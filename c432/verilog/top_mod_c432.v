==> flow/design.v <==
module DecodeChan(I, Chan);
  input[8:0] I;
  output[3:0] Chan;
  wire Iand, Ib8, Ib1, Ib2, Ib3, Ib5, I56, I245, I3456, I1256;
  and Iandgate(Iand, I[0], I[1], I[2], I[3], I[4], I[5], I[6], I[7]);
  not Ib8gate(Ib8, I[8]);
  nor Chan3(Chan[3], Iand, Ib8);
  not Ib1gate(Ib1, I[1]);
  not Ib2gate(Ib2, I[2]);
  not Ib3gate(Ib3, I[3]);
  not Ib5gate(Ib5, I[5]);
  nand I56gate(I56, Ib5, I[6]);
  nand I245gate(I245, Ib2, I[4], I[5]);
  nand I3456gate(I3456, Ib3, I[4], I[5], I[6]);
  nand I1256gate(I1256, Ib1, I[2], I[5], I[6]);
  nand Chan2(Chan[2], I[4], I[6], I[7], I56);
  nand Chan1(Chan[1], I[6], I[7], I245, I3456);
  nand Chan0(Chan[0], I[7], I56, I1256, I3456);
endmodule  
module EncodeChan(E, A, B, C, PA, PB, PC, I);
  input[8:0] E, A, B, C; 
  input PA, PB, PC;
  output[8:0] I;
  wire [8:0] APA, BPB, CPC;
  nand APA0(APA[0], A[0], PA);
  nand APA1(APA[1], A[1], PA);
  nand APA2(APA[2], A[2], PA);
  nand APA3(APA[3], A[3], PA);
  nand APA4(APA[4], A[4], PA);
  nand APA5(APA[5], A[5], PA);
  nand APA6(APA[6], A[6], PA);
  nand APA7(APA[7], A[7], PA);
  nand APA8(APA[8], A[8], PA);
  nand BPB0(BPB[0], B[0], PB);
  nand BPB1(BPB[1], B[1], PB);
  nand BPB2(BPB[2], B[2], PB);
  nand BPB3(BPB[3], B[3], PB);
  nand BPB4(BPB[4], B[4], PB);
  nand BPB5(BPB[5], B[5], PB);
  nand BPB6(BPB[6], B[6], PB);
  nand BPB7(BPB[7], B[7], PB);
  nand BPB8(BPB[8], B[8], PB);
  nand CPC0(CPC[0], C[0], PC);
  nand CPC1(CPC[1], C[1], PC);
  nand CPC2(CPC[2], C[2], PC);
  nand CPC3(CPC[3], C[3], PC);
  nand CPC4(CPC[4], C[4], PC);
  nand CPC5(CPC[5], C[5], PC);
  nand CPC6(CPC[6], C[6], PC);
  nand CPC7(CPC[7], C[7], PC);
  nand CPC8(CPC[8], C[8], PC);
  nand I0(I[0], E[0], APA[0], BPB[0], CPC[0]);
  nand I1(I[1], E[1], APA[1], BPB[1], CPC[1]);
  nand I2(I[2], E[2], APA[2], BPB[2], CPC[2]);
  nand I3(I[3], E[3], APA[3], BPB[3], CPC[3]);
  nand I4(I[4], E[4], APA[4], BPB[4], CPC[4]);
  nand I5(I[5], E[5], APA[5], BPB[5], CPC[5]);
  nand I6(I[6], E[6], APA[6], BPB[6], CPC[6]);
  nand I7(I[7], E[7], APA[7], BPB[7], CPC[7]);
  nand I8(I[8], E[8], APA[8], BPB[8], CPC[8]);
endmodule  
module PriorityA(E, A, PA, X1);
  input[8:0] E, A;
  output     PA;
  output[8:0] X1;
  wire [8:0] Ab, EAb;
  not Ab0(Ab[0], A[0]);
  not Ab1(Ab[1], A[1]);
  not Ab2(Ab[2], A[2]);
  not Ab3(Ab[3], A[3]);
  not Ab4(Ab[4], A[4]);
  not Ab5(Ab[5], A[5]);
  not Ab6(Ab[6], A[6]);
  not Ab7(Ab[7], A[7]);
  not Ab8(Ab[8], A[8]);
  nand EAb0(EAb[0], Ab[0], E[0]); 
  nand EAb1(EAb[1], Ab[1], E[1]); 
  nand EAb2(EAb[2], Ab[2], E[2]); 
  nand EAb3(EAb[3], Ab[3], E[3]); 
  nand EAb4(EAb[4], Ab[4], E[4]); 
  nand EAb5(EAb[5], Ab[5], E[5]); 
  nand EAb6(EAb[6], Ab[6], E[6]); 
  nand EAb7(EAb[7], Ab[7], E[7]); 
  nand EAb8(EAb[8], Ab[8], E[8]); 
  and PAigate(PAi,EAb[0],EAb[1],EAb[2],EAb[3],EAb[4],EAb[5],EAb[6],EAb[7]);
  nand PAgate(PA,PAi,EAb[8]);
  xor X10(X1[0], PA, EAb[0]);
  xor X11(X1[1], PA, EAb[1]);
  xor X12(X1[2], PA, EAb[2]);
  xor X13(X1[3], PA, EAb[3]);
  xor X14(X1[4], PA, EAb[4]);
  xor X15(X1[5], PA, EAb[5]);
  xor X16(X1[6], PA, EAb[6]);
  xor X17(X1[7], PA, EAb[7]);
  xor X18(X1[8], PA, EAb[8]);
endmodule  
module PriorityB(E, X1, B, PB, X2);
  input[8:0] E, X1, B;
  output     PB;
  output[8:0] X2;
  wire [8:0] Eb, EbB, XEB;
  not Eb0(Eb[0], E[0]);
  not Eb1(Eb[1], E[1]);
  not Eb2(Eb[2], E[2]);
  not Eb3(Eb[3], E[3]);
  not Eb4(Eb[4], E[4]);
  not Eb5(Eb[5], E[5]);
  not Eb6(Eb[6], E[6]);
  not Eb7(Eb[7], E[7]);
  not Eb8(Eb[8], E[8]);
  nor EbB0(EbB[0], Eb[0], B[0]);
  nor EbB1(EbB[1], Eb[1], B[1]);
  nor EbB2(EbB[2], Eb[2], B[2]);
  nor EbB3(EbB[3], Eb[3], B[3]);
  nor EbB4(EbB[4], Eb[4], B[4]);
  nor EbB5(EbB[5], Eb[5], B[5]);
  nor EbB6(EbB[6], Eb[6], B[6]);
  nor EbB7(EbB[7], Eb[7], B[7]);
  nor EbB8(EbB[8], Eb[8], B[8]);
  nand XEB0(XEB[0], EbB[0], X1[0]); 
  nand XEB1(XEB[1], EbB[1], X1[1]); 
  nand XEB2(XEB[2], EbB[2], X1[2]); 
  nand XEB3(XEB[3], EbB[3], X1[3]); 
  nand XEB4(XEB[4], EbB[4], X1[4]); 
  nand XEB5(XEB[5], EbB[5], X1[5]); 
  nand XEB6(XEB[6], EbB[6], X1[6]); 
  nand XEB7(XEB[7], EbB[7], X1[7]); 
  nand XEB8(XEB[8], EbB[8], X1[8]); 
  and PBigate(PBi,XEB[0],XEB[1],XEB[2],XEB[3],XEB[4],XEB[5],XEB[6],XEB[7]); 
  nand PBgate(PB,PBi,XEB[8]);
  xor X20(X2[0], PB, XEB[0]);
  xor X21(X2[1], PB, XEB[1]);
  xor X22(X2[2], PB, XEB[2]);
  xor X23(X2[3], PB, XEB[3]);
  xor X24(X2[4], PB, XEB[4]);
  xor X25(X2[5], PB, XEB[5]);
  xor X26(X2[6], PB, XEB[6]);
  xor X27(X2[7], PB, XEB[7]);
  xor X28(X2[8], PB, XEB[8]);
endmodule  
module PriorityC(E, X1, X2, C, PC);
  input[8:0] E, X1, X2, C;
  output     PC;
  wire [8:0] Eb, EbC, XEC;
  not Eb0(Eb[0], E[0]);
  not Eb1(Eb[1], E[1]);
  not Eb2(Eb[2], E[2]);
  not Eb3(Eb[3], E[3]);
  not Eb4(Eb[4], E[4]);
  not Eb5(Eb[5], E[5]);
  not Eb6(Eb[6], E[6]);
  not Eb7(Eb[7], E[7]);
  not Eb8(Eb[8], E[8]);
  nor EbC0(EbC[0], Eb[0], C[0]);
  nor EbC1(EbC[1], Eb[1], C[1]);
  nor EbC2(EbC[2], Eb[2], C[2]);
  nor EbC3(EbC[3], Eb[3], C[3]);
  nor EbC4(EbC[4], Eb[4], C[4]);
  nor EbC5(EbC[5], Eb[5], C[5]);
  nor EbC6(EbC[6], Eb[6], C[6]);
  nor EbC7(EbC[7], Eb[7], C[7]);
  nor EbC8(EbC[8], Eb[8], C[8]);
  nand XEC0(XEC[0], EbC[0], X1[0], X2[0]); 
  nand XEC1(XEC[1], EbC[1], X1[1], X2[1]); 
  nand XEC2(XEC[2], EbC[2], X1[2], X2[2]); 
  nand XEC3(XEC[3], EbC[3], X1[3], X2[3]); 
  nand XEC4(XEC[4], EbC[4], X1[4], X2[4]); 
  nand XEC5(XEC[5], EbC[5], X1[5], X2[5]); 
  nand XEC6(XEC[6], EbC[6], X1[6], X2[6]); 
  nand XEC7(XEC[7], EbC[7], X1[7], X2[7]); 
  nand XEC8(XEC[8], EbC[8], X1[8], X2[8]); 
  and PCigate(PCi, XEC[0],XEC[1],XEC[2],XEC[3],XEC[4],XEC[5],XEC[6],XEC[7]);
  nand PCgate(PC, PCi, XEC[8]);
endmodule  
module TopLevel432 (E_in, A_in, B_in, C_in, PA_out, PB_out, PC_out, Chan_out,clk);
  input[8:0]	E_in, A_in, B_in, C_in;
  output     	PA_out, PB_out, PC_out;
  output[3:0]   Chan_out;
  reg [8:0]     reg_Ein, reg_Ain, reg_Bin, reg_Cin;
  reg 			reg_PA,reg_PB,reg_PC;
  reg [3:0]		reg_Chan_out;
  input clk;
  wire [8:0]    E, A, B, C;
  wire [8:0] 	X1, X2, I;
  wire 			PA,PB,PC;
  wire [3:0]	Chan;
  PriorityA M1(E, A, PA, X1);
  PriorityB M2(E, X1, B, PB, X2);
  PriorityC M3(E, X1, X2, C, PC);
  EncodeChan M4(E, A, B, C, PA, PB, PC, I);
  DecodeChan M5(I, Chan);
  always @ (posedge clk)
  begin
  		reg_Ein <= E_in;
  		reg_Ain <= A_in;
  		reg_Bin <= B_in;
  		reg_Cin <= C_in;
  		reg_PA  <= PA;
  		reg_PB  <= PB;
  		reg_PC  <= PC;
  		reg_Chan_out <= Chan;
  end
  assign E = reg_Ein;
  assign A = reg_Ain;
  assign B = reg_Bin;
  assign C = reg_Cin;
  assign PA_out = reg_PA;
  assign PB_out = reg_PB;
  assign PC_out = reg_PC;
  assign Chan_out = reg_Chan_out;
endmodule  
**Tool chain data of TopLevel432**

What the tools print for TopLevel432, step after step.
Lines are those of the file above, counted from 1.
Operators: Yosys type, input widths -> output width; for muxes data width and select width s.
A cell with -- has no value.

- Top module: TopLevel432
- Clock port: clk
- Cell library: sky130hd
- Timing corner: tt_025C_1v80

**Elaborated design**

Counts by Yosys on the flattened word-level netlist (proc, flatten, opt, wreduce; memories kept). Register bits leave out memories and registers merged into their read ports (data or address); mux counts leave out enables and synchronous resets folded into registers. Print and check cells are left out. Cells with the same type and inputs are merged into one.

- Elaborated cells: 293
- Register bits after elaboration: 43

- Bitwise gates (word level): 285

Operators by type and width:

| cell | count |
|---|---|
| $and 1x1->1 | 139 |
| $not 1->1 | 109 |
| $or 1x1->1 | 19 |
| $xor 1x1->1 | 18 |

**Depth**

Longest topological path by Yosys (ltp), each cell counted once; first at word level (registers and memories cut), then after technology mapping (sequential cells cut; the memories' decode and read muxes count).

- Depth after elaboration: 49
- ABC_AREA: 0
- Depth in mapped cells: 11
- Depth with buffers taken out: 9

**After synthesis**

The flow's flattened synthesis, as Yosys stat reports it; memories are mapped. The netlist is that of the ABC_AREA named above (0 if unset); the other value can give another one.
The area totals of this step are shown rounded.

Cells by type:

| type | count | area in all (sq um) |
|---|---|---|
| sky130_fd_sc_hd__dfxtp_1 | 43 | 860.826 |
| sky130_fd_sc_hd__nand2b_1 | 19 | 118.864 |
| sky130_fd_sc_hd__a31oi_1 | 10 | 62.56 |
| sky130_fd_sc_hd__nor2_1 | 12 | 45.043 |
| sky130_fd_sc_hd__inv_1 | 11 | 41.29 |
| sky130_fd_sc_hd__nand3_4 | 2 | 35.034 |
| sky130_fd_sc_hd__buf_6 | 3 | 33.782 |
| sky130_fd_sc_hd__a221o_1 | 3 | 30.029 |
| sky130_fd_sc_hd__o221ai_4 | 1 | 26.275 |
| sky130_fd_sc_hd__and2_1 | 4 | 25.024 |
| sky130_fd_sc_hd__o22ai_1 | 4 | 25.024 |
| sky130_fd_sc_hd__o2111a_1 | 2 | 22.522 |
| sky130_fd_sc_hd__nand2_1 | 5 | 18.768 |
| sky130_fd_sc_hd__a211o_1 | 2 | 17.517 |
| sky130_fd_sc_hd__a221oi_1 | 2 | 17.517 |
| sky130_fd_sc_hd__a31o_4 | 1 | 17.517 |
| sky130_fd_sc_hd__o41ai_2 | 1 | 16.266 |
| sky130_fd_sc_hd__a221oi_2 | 1 | 15.014 |

Other cell types: 27; their cells: 33.

- Synthesis area: 1680 sq um
- Sequential area: 861 sq um
- Cells in the netlist: 159
- Flip-flop cells: 43

The figures by module come from a second, unflattened synthesis with its own total; it is not the netlist above.

- Cell total of the unflattened synthesis: 158
- Area total of the unflattened synthesis: 1770 sq um

Rows give one instance, submodules left out.

By module:

| module | instances | area (sq um) | seq. area (sq um) | cells |
|---|---|---|---|---|
| TopLevel432 | 1 | 861 | 861 | 43 |
| PriorityB | 1 | 275 | 0.0 | 30 |
| PriorityA | 1 | 250 | 0.0 | 31 |
| EncodeChan | 1 | 219 | 0.0 | 30 |
| PriorityC | 1 | 100 | 0.0 | 13 |
| DecodeChan | 1 | 65.1 | 0.0 | 11 |

**Worst setup path after synthesis**

Source: OpenSTA report_checks on the synthesized netlist (no wires, ideal clock, input and output delay 20% of the period each), path of least setup slack; recovery checks are left aside. Register names are those of the netlist, which keeps one name where synthesis merged equal registers.

- Kind: reg2reg
- Start: register reg_Ein[1]
- End: register reg_Chan_out[0]
- Path buffers: 1
- Clock period: 3.41 ns
- Delay of the path: 2.332 ns
- Driving pins on the path: 11
- Slack: 1.078 ns
- Arrival time: 2.229 ns
- Launch time at the first pin: 0.000 ns
- Synthesis period reached: 2.332 ns

"delay of the path" = arrival - input delay + setup time.
"driving pins on the path": output pins that drive a net of the path, with the launching flip-flop's if there is one; two outputs of one cell count as two.
"synthesis period reached" = period - worst setup slack (recovery checks aside). The figure is calculated, with input and output delays left at 20% of the set period.
The rows between start and end are the longest chain of elaborated cells between them; the timing report does not say that the signal goes this way. Where chains are equally long, one stands for them.
A line is the first line of the expression or statement that the cell stems from. Yosys adds cells for indexed reads and writes and turns some case tables into memories.

- Path through: sky130_fd_sc_hd__dfxtp_1 -> sky130_fd_sc_hd__inv_1 -> sky130_fd_sc_hd__o2111a_1 -> sky130_fd_sc_hd__buf_6 -> sky130_fd_sc_hd__a21boi_1 -> sky130_fd_sc_hd__o221ai_4 -> sky130_fd_sc_hd__a221o_1 -> sky130_fd_sc_hd__o22a_1 -> sky130_fd_sc_hd__nand3_4 -> sky130_fd_sc_hd__o21ai_1 -> sky130_fd_sc_hd__a222oi_1
- Cells in the longest elaborated chain: 46
- Elaborated cells on any way between the ends: 179
- Classes of those cells: logic: 179

RTL lines, path post-synthesis:

| element | line | text |
|---|---|---|
| start, declared | 179 | `reg [8:0]     reg_Ein, reg_Ain, reg_Bin, reg_Cin;` |
| start, assigned | 194 | `reg_Ein <= E_in;` |
| $and 1x1->1 | 77 | `nand EAb1(EAb[1], Ab[1], E[1]);` |
| $not 1->1 | 77 |  |
| $and 1x1->1 (7 in a row) | 85 | `and PAigate(PAi,EAb[0],EAb[1],EAb[2],EAb[3],EAb[4],EAb[5],EAb[6],EAb[7]);` |
| $and 1x1->1 | 86 | `nand PAgate(PA,PAi,EAb[8]);` |
| $not 1->1 | 86 |  |
| $xor 1x1->1 | 87 | `xor X10(X1[0], PA, EAb[0]);` |
| $and 1x1->1 | 120 | `nand XEB0(XEB[0], EbB[0], X1[0]);` |
| (+23 left out) | -- |  |
| $not 1->1 | 45 | `nand CPC2(CPC[2], C[2], PC);` |
| $and 1x1->1 | 54 | `nand I2(I[2], E[2], APA[2], BPB[2], CPC[2]);` |
| $not 1->1 | 54 |  |
| $and 1x1->1 (3 in a row) | 15 | `nand I1256gate(I1256, Ib1, I[2], I[5], I[6]);` |
| $not 1->1 | 15 |  |
| $and 1x1->1 (2 in a row) | 18 | `nand Chan0(Chan[0], I[7], I56, I1256, I3456);` |
| $not 1->1 | 18 |  |
| end, assigned | 201 | `reg_Chan_out <= Chan;` |
| end, declared | 181 | `reg [3:0] reg_Chan_out;` |

Nets of the timed path that keep an RTL name, with a line that drives or declares them; the list need not be complete.

Named nets, post-synthesis:

| signal | line | text |
|---|---|---|
| M3.PC | 173 | `nand PCgate(PC, PCi, XEC[8]);` |

**Path in the finished layout**

From the final timing report of entry A: the path of least setup slack in the routed layout; clock arrival at registers is part of the times.

- Kind: reg2reg
- Start: register reg_Ain[4]
- End: register reg_Chan_out[1]
- Path buffers: 0
- Slack: 0.23 ns
- Clock period: 3.26 ns
- Launch time at the first pin: 0.35 ns
- Arrival time: 3.31 ns
- Driving pins on the path: 10

The rows between start and end are the longest chain of elaborated cells between them; the timing report does not say that the signal goes this way. Where chains are equally long, one stands for them.

- Path through: sky130_fd_sc_hd__dfxtp_1 -> sky130_fd_sc_hd__nand2b_1 -> sky130_fd_sc_hd__o2111a_1 -> sky130_fd_sc_hd__nand3_4 -> sky130_fd_sc_hd__o221ai_4 -> sky130_fd_sc_hd__a221o_1 -> sky130_fd_sc_hd__o22a_1 -> sky130_fd_sc_hd__nand3_4 -> sky130_fd_sc_hd__o21a_1 -> sky130_fd_sc_hd__o41ai_2
- Cells in the longest elaborated chain: 43
- Elaborated cells on any way between the ends: 159
- Source lines of those cells: 71
- Classes of those cells: logic: 159

RTL lines, path after layout:

| element | line | text |
|---|---|---|
| start, declared | 179 | `reg [8:0]     reg_Ein, reg_Ain, reg_Bin, reg_Cin;` |
| start, assigned | 195 | `reg_Ain <= A_in;` |
| $not 1->1 | 71 | `not Ab4(Ab[4], A[4]);` |
| $and 1x1->1 | 80 | `nand EAb4(EAb[4], Ab[4], E[4]);` |
| $not 1->1 | 80 |  |
| $and 1x1->1 (4 in a row) | 85 | `and PAigate(PAi,EAb[0],EAb[1],EAb[2],EAb[3],EAb[4],EAb[5],EAb[6],EAb[7]);` |
| $and 1x1->1 | 86 | `nand PAgate(PA,PAi,EAb[8]);` |
| $not 1->1 | 86 |  |
| $xor 1x1->1 | 87 | `xor X10(X1[0], PA, EAb[0]);` |
| (+24 left out) | -- |  |
| $not 1->1 | 47 | `nand CPC4(CPC[4], C[4], PC);` |
| $and 1x1->1 | 56 | `nand I4(I[4], E[4], APA[4], BPB[4], CPC[4]);` |
| $not 1->1 | 56 |  |
| $and 1x1->1 (2 in a row) | 13 | `nand I245gate(I245, Ib2, I[4], I[5]);` |
| $not 1->1 | 13 |  |
| $and 1x1->1 (2 in a row) | 17 | `nand Chan1(Chan[1], I[6], I[7], I245, I3456);` |
| $not 1->1 | 17 |  |
| end, assigned | 201 | `reg_Chan_out <= Chan;` |
| end, declared | 181 | `reg [3:0] reg_Chan_out;` |

Nets of the timed path that keep an RTL name, with a line that drives or declares them; the list need not be complete.

Named nets, after layout:

| signal | line | text |
|---|---|---|
| M1.PA | 86 |  |
| M3.PC | 173 | `nand PCgate(PC, PCi, XEC[8]);` |

Lab notebook: TopLevel432

Top module TopLevel432; platform sky130hd; tools Yosys and OpenROAD; 2 stored runs in no particular order. Input and output delays are each 20% of the period that was set; the output load is 0.01 pF.
"clock period reached" = clock period - worst setup slack. The figure is calculated, with input and output delays left at 20% of the set period.
By "worst setup path time" is meant the share of the clock period that the worst setup path is allowed (20% is reserved at inputs, 20% at outputs), minus its slack. Clock arrival times at its registers enter into it.
"total power after layout": no workload was simulated; the value follows from the tool's default switching activity.
Results are given in rounded form.
Among the settings, n/a means not set for that run.
Among the results, n/a means that no value is shown for the run.

| setting or result | entry A | entry B |
|---|---|---|
| period_ns | 3.26 | 3.64 |
| CORE_UTILIZATION | 58 | 69 |
| HOLD_SLACK_MARGIN | -0.0 | 0.23 |
| CELL_PAD_IN_SITES_DETAIL_PLACEMENT | 0 | n/a |
| TNS_END_PERCENT | 65 | n/a |
| GPL_ROUTABILITY_DRIVEN | 0 | n/a |
| CTS_CLUSTER_SIZE | 49 | n/a |
| CAP_MARGIN | 20 | 20 |
| CORE_MARGIN | 2 | 2 |
| SLEW_MARGIN | 20 | 10 |
| PLACE_DENSITY | n/a | 0.54 |
| CORE_ASPECT_RATIO | n/a | 1.67 |
| CELL_PAD_IN_SITES_GLOBAL_PLACEMENT | n/a | 2 |
| ABC_AREA | n/a | 1 |
| CTS_CLUSTER_DIAMETER | n/a | 195 |
| post-synthesis cell area (sq um) | 1680 | n/a |
| total die area (sq um) | 3350 | n/a |
| std-cell area (final layout) (sq um) | 2200 | n/a |
| utilization | 0.799 | n/a |
| smallest setup slack (ns) | 0.227 | n/a |
| post-route setup TNS (ns) | 0.000 | n/a |
| smallest hold slack (ns) | 0.670 | n/a |
| total power after layout (mW) | 1.16 | n/a |
| clock period reached (ns) | 3.033 | n/a |
| worst setup path time (ns) | 3.03 | n/a |
| worst setup path type | reg2reg | n/a |

Entry B: stopped before the end: placement reported GPL-0301
